==> flow/design.v <==
module sram_dp #(
  parameter ADDRW = 8,
  parameter DATAW = 8
  )(
  input                  clk,
  input                  rd_en,
  input [ADDRW-1:0]      rd_addr,
  output reg [DATAW-1:0] rd_data,
  input                  wr_en,
  input [ADDRW-1:0]      wr_addr,
  input [DATAW-1:0]      wr_data);
  reg             rd_en_r;
  reg [ADDRW-1:0] rd_addr_r;
  reg [DATAW-1:0] rd_data_r;
  reg             wr_en_r;
  reg [ADDRW-1:0] wr_addr_r;
  reg [DATAW-1:0] wr_data_r;
  reg [DATAW-1:0] mem [0:(1<<ADDRW)-1];
  always @(posedge clk) begin
    rd_en_r <= rd_en;
    rd_addr_r <= rd_addr;
    wr_en_r <= wr_en;
    wr_addr_r <= wr_addr;
    wr_data_r <= wr_data;
  end
  always @(negedge clk) begin
    if(rd_en_r)
      rd_data <= mem[rd_addr_r];
    if(wr_en_r)
      mem[wr_addr_r] <= wr_data_r;
  end
endmodule
From RTL to reports: sram_dp. The steps from the RTL of sram_dp to its reports follow in flow order. Line numbers count from 1 in the design file above. Cell names lack the library's common part. Not given: n/a

Top: sram_dp. Clock: clk. Cell library: sky130hd. Timing corner: tt_025C_1v80.

Word level. Counts by Yosys on the flattened word-level netlist (proc, flatten, opt, wreduce; memories kept). Register bits leave out memories and registers merged into their read ports (data or address); mux counts leave out enables and synchronous resets folded into registers. Print and check cells are left out. Cells with the same type and inputs are merged into one. Yosys's memory passes give these memory sizes; they may raise the number of words (mostly to a power of two), join words into wider ones and drop unused or constant bits.

The figure for flip-flop bits (word level) is 26. Latch bits: 0. The figure for RAM bits is 2048. The entry for ROM bits reads 0. The entry for word width x clocked read ports reads 8. Memory cells: 1. Bits of input ports: 27. The entry for output and inout port bits reads 8. Under elaborated cells stands 9.

For add/sub/neg operators the number is 0. Under multipliers stands 0. The entry for div/mod/pow operators reads 0. The entry for magnitude comparators reads 0. The entry for eq/ne operators reads 0. Shift-type cells: 0. Multiplexer cells: 3. For bitwise operators the number is 0. Reductions and logical operators: 0.

Memories: mem (depth 256, bits a word 8, read ports 1, write ports 1, line 18) `reg [DATAW-1:0] mem [0:(1<<ADDRW)-1];`.

Operators by type and width (number): 2-to-1 mux 8 bit (2); 2-to-1 mux 1 bit (1).

Logic depth. Yosys ltp: most cells in a row. Word level: on the elaborated netlist, between registers, memories and ports. Mapped: between sequential cells and ports; inverters and the memories' decode and read muxes count.

For depth after elaboration the number is 1. For ABC_AREA the number is 0. Mapped depth: 11. Gate-level depth less buffers: 6.

Mapped cells and area. The flow's flattened synthesis, as Yosys stat reports it; memories are mapped. The netlist is that of the ABC_AREA named above (0 if unset); the other value can give another one. The area totals of this step are shown rounded.

The entry for cells in the netlist reads 3872. Under chip area (Yosys) stands 0.0804 mm^2. The entry for flip-flops reads 2082. For buffer cells the number is 233.

Cells by type: edfxtp_1 (number 2056, area in all 6.17E+04 um^2); mux4_2 (number 397, area in all 8.94E+03 um^2); mux2i_1 (number 249, area in all 2492.39 um^2); nor2_1 (number 283, area in all 1.06E+03 um^2); a22oi_1 (number 98, area in all 735.706 um^2); dfxtp_1 (number 26, area in all 520.499 um^2); buf_6 (number 37, area in all 416.65 um^2); a22o_1 (number 44, area in all 385.37 um^2); o221ai_1 (number 42, area in all 367.853 um^2); clkbuf_1 (number 94, area in all 352.838 um^2); a221oi_1 (number 37, area in all 324.061 um^2); a21oi_1 (number 64, area in all 320.307 um^2); buf_2 (number 59, area in all 295.283 um^2); o22ai_1 (number 47, area in all 294.032 um^2); nand2_1 (number 77, area in all 289.027 um^2); nand3_1 (number 42, area in all 210.202 um^2); buf_4 (number 21, area in all 157.651 um^2); nor3_1 (number 30, area in all 150.144 um^2).

Not listed: further types 37, cells in them 169.

Memo
Re: implementation data of sram_dp

2 stored runs of sram_dp in the flow (synthesis by Yosys, layout by OpenROAD, sky130hd cells), in arbitrary order. Constraints: input delay and output delay 20% of the set period each, output load 0.01 pF. "total power of the final layout": no workload was simulated; the value follows from the tool's default switching activity. The results are shown rounded.

Flow run 1 has these settings: period_ns 5.82; CORE_UTILIZATION 24; SETUP_SLACK_MARGIN 0.8; PLACE_DENSITY_LB_ADDON 0.17; CORE_MARGIN 4; CELL_PAD_IN_SITES_DETAIL_PLACEMENT 0; GPL_TIMING_DRIVEN 1; CTS_CLUSTER_DIAMETER 86; SLEW_MARGIN 40; MIN_ROUTING_LAYER met1; MAX_ROUTING_LAYER met5; CAP_MARGIN 20. The total die area stands at 0.344 mm^2. The total power of the final layout reads 39.3 mW. The post-route setup TNS reads -0.093 ns. The measured area of the standard cells in the finished layout is 0.109 mm^2. The lowest setup slack is -0.032 ns. For the post-route utilization the run shows 0.327. The worst-case hold slack comes to 0.707 ns. For the Yosys chip area after synthesis the run shows 0.0804 mm^2.

Flow run 2 has these settings: period_ns 14.9; CORE_UTILIZATION 25; CORE_ASPECT_RATIO 1.8; TNS_END_PERCENT 65; GPL_TIMING_DRIVEN 0; CTS_CLUSTER_SIZE 84; CTS_CLUSTER_DIAMETER 263; CAP_MARGIN 15; MIN_ROUTING_LAYER met1; CORE_MARGIN 2; SLEW_MARGIN 20. The total die area stands at 0.326 mm^2. The total power of the final layout reads 11.4 mW. The post-route setup TNS reads 0.000 ns. The measured area of the standard cells in the finished layout is 0.0957 mm^2. The lowest setup slack is 1.73 ns. For the post-route utilization the run shows 0.299. The worst-case hold slack comes to 1.46 ns. For the Yosys chip area after synthesis the run shows 0.0804 mm^2.
