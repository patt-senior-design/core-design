==> flow/design.v <==
module decoder #(
  parameter BITS = 1
  )(
  input  [BITS-1:0]      in,
  output [(1<<BITS)-1:0] out);
  genvar i;
  generate
    for (i = 0; i < (1<<BITS); i=i+1) begin : dec
      assign out[i] = (in == i);
    end
  endgenerate
endmodule
module flop #(
  parameter width=1
  )(
  input clk,
  input rst,
  input set,
  input enable, 
  input [width-1:0] d,
  output reg [width-1:0] q);
  always @(posedge clk) begin
    if (enable)
      q <= d;
    if (set)
      q <= {width{1'b1}};
    if (rst)
      q <= 0;
  end
endmodule
module mux #(
  parameter W = 32,
  parameter N = 16
  )(
  input [$clog2(N)-1:0] sel,
  input [(N*W)-1:0]     in,
  output [W-1:0]        out);
  wire [N-1:0] sel_onehot;
  decoder #($clog2(N)) decoder(
    .in(sel),
    .out(sel_onehot));
  premux #(W,N) premux(
    .sel(sel_onehot),
    .in(in),
    .out(out));
endmodule
module premux #(
  parameter W = 32,
  parameter N = 16
  )(
  input [N-1:0]     sel,
  input [(N*W)-1:0] in,
  output [W-1:0]    out);
  wire [W-1:0] steps [0:N];
  genvar i;
  generate
    for(i = 0; i < N; i=i+1) begin : premux_gen
      assign steps[i+1] = steps[i] | ({W{sel[i]}} & in[i*W+:W]);
    end
  endgenerate
  assign steps[0] = 0;
  assign out = steps[N];
endmodule
module rename(
  input            clk,
  input            rst,
  input            decode_rename_valid,
  input [31:2]     decode_addr,
  input [4:0]      decode_rsop,
  input [6:0]      decode_robid,
  input [5:0]      decode_rd,
  input            decode_uses_rs1,
  input            decode_uses_rs2,
  input            decode_uses_imm,
  input            decode_uses_memory,
  input            decode_uses_pc,
  input            decode_csr_access,
  input            decode_forward,
  input            decode_inhibit,
  input [31:2]     decode_target,
  input [4:0]      decode_rs1,
  input [4:0]      decode_rs2,
  input [31:0]     decode_imm,
  output           rename_stall,
  output [4:0]     rename_rs1,
  output [4:0]     rename_rs2,
  output           rename_alloc,
  input            rat_rs1_valid,
  input [31:0]     rat_rs1_tagval,
  input            rat_rs2_valid,
  input [31:0]     rat_rs2_tagval,
  output [5:0]      rename_rd,
  output [6:0]      rename_robid,
  output           rename_exers_write,
  output           rename_lsq_write,
  output           rename_csr_write,
  output [4:0]     rename_op,
  output           rename_op1ready,
  output [31:0]    rename_op1,
  output           rename_op2ready,
  output [31:0]    rename_op2,
  output [31:0]    rename_imm,
  input            exers_stall,
  input            lsq_stall,
  input            csr_stall,
  output rename_wb_valid,
  output [31:2] rename_wb_result,
  input             rob_flush,
  input             rob_rename_ishead,
  output            rename_inhibit);
  wire valid;
  wire stall;
  wire [6:0] robid;
  wire [31:0] addr;
  wire [4:0] op;
  wire [5:0] rd;
  wire uses_rs1;
  wire uses_rs2;
  wire uses_imm;
  wire uses_memory;
  wire uses_pc;
  wire csr_access;
  wire forward;
  wire inhibit;
  wire [31:2] result;
  wire [4:0] rs1;
  wire [4:0] rs2;
  wire [31:0] imm;
  flop valid_flop       (clk, rst | rob_flush, 0, !rename_stall, decode_rename_valid, valid);
  flop #(7) robid_flop  (clk, 0, 0, !rename_stall, decode_robid, robid);
  flop #(32) addr_flop  (clk, 0, 0, !rename_stall, {decode_addr, 2'b00}, addr);
  flop #(5) op_flop     (clk, 0, 0, !rename_stall, decode_rsop, op);
  flop #(6) rd_flop     (clk, 0, 0, !rename_stall, decode_rd, rd);
  flop uses_rs1_flop    (clk, 0, 0, !rename_stall, decode_uses_rs1, uses_rs1);
  flop uses_rs2_flop    (clk, 0, 0, !rename_stall, decode_uses_rs2, uses_rs2);
  flop uses_imm_flop    (clk, 0, 0, !rename_stall, decode_uses_imm, uses_imm);
  flop uses_memory_flop (clk, 0, 0, !rename_stall, decode_uses_memory, uses_memory);
  flop uses_pc_flop     (clk, 0, 0, !rename_stall, decode_uses_pc, uses_pc);
  flop csr_access_flop  (clk, 0, 0, !rename_stall, decode_csr_access, csr_access);
  flop forward_flop     (clk, 0, 0, !rename_stall, decode_forward, forward);
  flop inhibit_flop     (clk, 0, 0, !rename_stall, decode_inhibit, inhibit);
  flop #(30) result_flop(clk, 0, 0, !rename_stall, decode_target, result);
  flop #(5) rs1_flop    (clk, 0, 0, !rename_stall, decode_rs1, rs1);
  flop #(5) rs2_flop    (clk, 0, 0, !rename_stall, decode_rs2, rs2);
  flop #(32) imm_flop   (clk, 0, 0, !rename_stall, decode_imm, imm);
  assign rename_lsq_write = valid & uses_memory;
  assign rename_exers_write = valid & (~uses_memory) & (~csr_access);
  assign rename_csr_write = valid & csr_access & rob_rename_ishead & ~rob_flush;
  assign rename_op = op;
  assign rename_robid = robid;
  assign rename_rd = rd | {forward, 5'b0};  
  wire [31:0] op1_intermediate;
  wire [31:0] op2_intermediate;
  wire op2_ready_intermediate;
  mux #(32, 2) op1_intermediate_mux(csr_access,
      {{27'b0, rs1}, imm}, op1_intermediate);
  mux #(32, 4) rename_op1_mux({uses_rs1, uses_pc},
      {32'b0, rat_rs1_tagval, addr, op1_intermediate}, rename_op1);
  mux #(1, 4) rename_op1ready_mux({uses_rs1, uses_pc},
      {1'b0, rat_rs1_valid, 1'b1, 1'b1}, rename_op1ready);
  mux #(32, 4) op2_intermediate_mux({uses_rs2, uses_imm},
      {rat_rs2_tagval, rat_rs2_tagval, imm, 32'b0}, op2_intermediate);
  mux #(32, 4) rename_op2_mux({uses_rs1, uses_pc},
      {32'b0, op2_intermediate, imm, 32'b0}, rename_op2);
  mux #(1, 4) op2_ready_intermediate_mux({uses_rs2, uses_imm},
      {rat_rs2_valid, rat_rs2_valid, 1'b1, 1'b0}, op2_ready_intermediate);
  mux #(1, 4) rename_op2ready_mux({uses_rs1, uses_pc},
      {1'b0, op2_ready_intermediate, 1'b1, 1'b1}, rename_op2ready);
  assign rename_imm = imm;
  assign rename_stall = (rename_exers_write & exers_stall) |
                 (rename_lsq_write & lsq_stall) |
                 (valid & csr_access & (~rob_rename_ishead | csr_stall));
  assign rename_rs1 = rs1;
  assign rename_rs2 = rs2;
  assign rename_alloc = valid & ~rename_stall & ~rd[5];
  assign rename_wb_valid = valid & ~rename_stall & forward;
  assign rename_wb_result = result;
  assign rename_inhibit = valid & ~rename_stall & inhibit;
endmodule
# Reports on rename
# The steps from the RTL of rename to its reports follow in flow order.
# Lines are those of the file above, counted from 1.
# Operators carry their Yosys type and port widths (W data, S select, Z words).
# Library cell names are shortened.
# Not given: -
dict set report design {
  top_module {rename}
  clock {clk}
  lib {sky130hd}
  corner {tt_025C_1v80}
}

# After elaboration
# Source: Yosys, flattened and elaborated, memories not mapped. Widths are those after wreduce; folded enables and synchronous resets count as part of the registers. Registers that Yosys merges into a memory's read port (data or address) are not register bits. Print and check cells do not count. Equal cells are merged and count once.
dict set report bits {
  ff_bits 129
  input_bits 202
  output_inout_bits 163
  word_cells 72
}
dict set report classes {
  eq_ne 5
  bitwise 49
  n_reduce_logical 1
}
# op count
set ops {}
lappend ops {{$and A32 B32 Y32} 9}
lappend ops {{$or A32 B32 Y32} 6}
lappend ops {{$and A32 B5 Y32} 1}
lappend ops {{$and A1 B1 Y1} 17}
lappend ops {{$or A1 B1 Y1} 9}
lappend ops {{$not A1 Y1} 6}
lappend ops {{$eq A2 B2 Y1 const B} 3}
lappend ops {{$or A6 B6 Y6} 1}
lappend ops {{$eq A2 B1 Y1 const B} 2}
lappend ops {{$logic_not A2 Y1} 1}

# Logic depth
# Yosys ltp: most cells in a row. Word level: on the elaborated netlist, between registers, memories and ports. Mapped: between sequential cells and ports; inverters and the memories' decode and read muxes count.
dict set report logic_depth {
  depth_word 9
  abc_area 0
  ltp_mapped 7
}

# Synthesis result
# Source: synth_stat.txt of the flow (Yosys; design flattened, memories mapped). It holds for the ABC_AREA given above (unset counts as 0); a run with the other value may have another netlist.
# Totals and module areas in this step are rounded.
dict set report mapped {
  cells 352
  area_um2 5200
  seqArea_um2 3900
  ffs 129
}
# type count type_area_um2
set types {}
lappend types {edfxtp_1 128 3.84E+03}
lappend types {a22o_1 26 227.718}
lappend types {o21ai_0 38 190.182}
lappend types {nor3b_1 22 165.158}
lappend types {nand2_1 36 135.13}
lappend types {a21oi_1 22 110.106}
lappend types {a22oi_1 12 90.086}
lappend types {buf_6 5 56.304}
lappend types {mux2_2 5 56.304}
lappend types {buf_4 7 52.55}
lappend types {buf_2 10 50.048}
lappend types {mux2i_1 5 50.048}
lappend types {and2_1 6 37.536}
lappend types {clkbuf_1 8 30.029}
lappend types {dfxtp_1 1 20.019}
lappend types {nor2b_1 3 18.768}
lappend types {inv_1 4 15.014}
lappend types {nor2b_4 1 13.763}
# Not listed: further types 10, cells in them 13.
# By module: a second synthesis without flattening, with its own total; a netlist apart from the flattened one above.
dict set report hier_totals {
  cells_unflattened 858
  area_unflattened_um2 7700
}
# Rows give one instance, submodules left out.
# mod instances n_cells mod_area_um2
set modules {}
lappend modules {{flop (width=32)} 2 107 1200}
lappend modules {premux 3 108 680}
lappend modules {{flop (width=30)} 1 101 1100}
lappend modules {{flop (width=5)} 3 17 190}
lappend modules {premux 1 38 350}
lappend modules {flop 9 4 39}
lappend modules {{flop (width=7)} 1 23 260}
lappend modules {{flop (width=6)} 1 20 230}
lappend modules {{decoder (BITS=2)} 6 4 26}
lappend modules {rename 1 16 130}
lappend modules {premux 3 3 19}
lappend modules {{decoder (BITS=1)} 1 2 11}
lappend modules {mux 3 0 0.0}
lappend modules {mux 3 0 0.0}
lappend modules {mux 1 0 0.0}

# Timing after synthesis
# Path of least setup slack by OpenSTA after synthesis, without wires, with an ideal clock, recovery checks aside; 20% of the period is set as input and as output delay. Where synthesis merged equal registers, the netlist keeps one of their names.
dict set report synth_path {
  kind {input to output}
  start {input lsq_stall}
  end {output rename_stall}
  period_ns 20.2
  input_delay_ns 4.040
  output_delay_ns 4.040
  t_first_pin_ns 4.040
  arrival_ns 14.735
  required_ns 16.160
  path_slack_ns 1.425
  delay_ns 10.695
  path_stages 2
  n_path_buf 0
  period_less_setup_slack_ns 18.775
}
# "delay_ns" is the arrival time less input delay plus setup time.
# At an output port there is no setup time.
# "path_stages": output pins that drive a net of the path, with the launching flip-flop's if there is one; two outputs of one cell count as two.
# "period_less_setup_slack_ns" = period - worst setup slack (recovery checks aside). The figure is calculated, with input and output delays left at 20% of the set period.
# The rows between start and end are the longest chain of elaborated cells between them; the timing report does not say that the signal goes this way. Where chains are equally long, one stands for them.
# A line is the first line of the expression or statement that the cell stems from. Yosys adds cells for indexed reads and writes and turns some case tables into memories.
dict set report synth_between {
  cell_sequence {a221oi_1 > inv_1}
  elab_chain_cells 3
  cells_between 3
  cone_lines 2
}
# item line_no
set synth_lines {}
lappend synth_lines {{start, declared} 104} ;# input            lsq_stall,
lappend synth_lines {{$and A1 B1 Y1} 171} ;# (rename_lsq_write & lsq_stall) |
lappend synth_lines {{$or A1 B1 Y1 x2} 170} ;# assign rename_stall = (rename_exers_write & exers_stall) |
lappend synth_lines {{end, declared} 84} ;# output           rename_stall,

# Settings of 2 stored flow runs for module rename (sky130hd), not sorted in any way. The constraints put input and output delay at 20% of the set period each and load the outputs with 0.01 pF.
run="run A" settings period_ns=18.9 CORE_UTILIZATION=67 SETUP_SLACK_MARGIN=-0.03 PLACE_DENSITY_LB_ADDON=0.19 TNS_END_PERCENT=75 ABC_AREA=0 CTS_CLUSTER_SIZE=49 CAP_MARGIN=30 MIN_ROUTING_LAYER="met2" MAX_ROUTING_LAYER="met5" CORE_MARGIN=2 SLEW_MARGIN=20
run="run A" outcome="no results, placement failed with PPL-0024"
run="run B" settings period_ns=19.9 CORE_UTILIZATION=67 SETUP_SLACK_MARGIN=1.0 PLACE_DENSITY_LB_ADDON=0.12 HOLD_SLACK_MARGIN=-0.09 CORE_ASPECT_RATIO=0.9 TNS_END_PERCENT=15 ABC_AREA=0 CAP_MARGIN=10 SLEW_MARGIN=40 MIN_ROUTING_LAYER="met1" MAX_ROUTING_LAYER="met5" CORE_MARGIN=2
run="run B" outcome="no results, placement failed with PPL-0024"
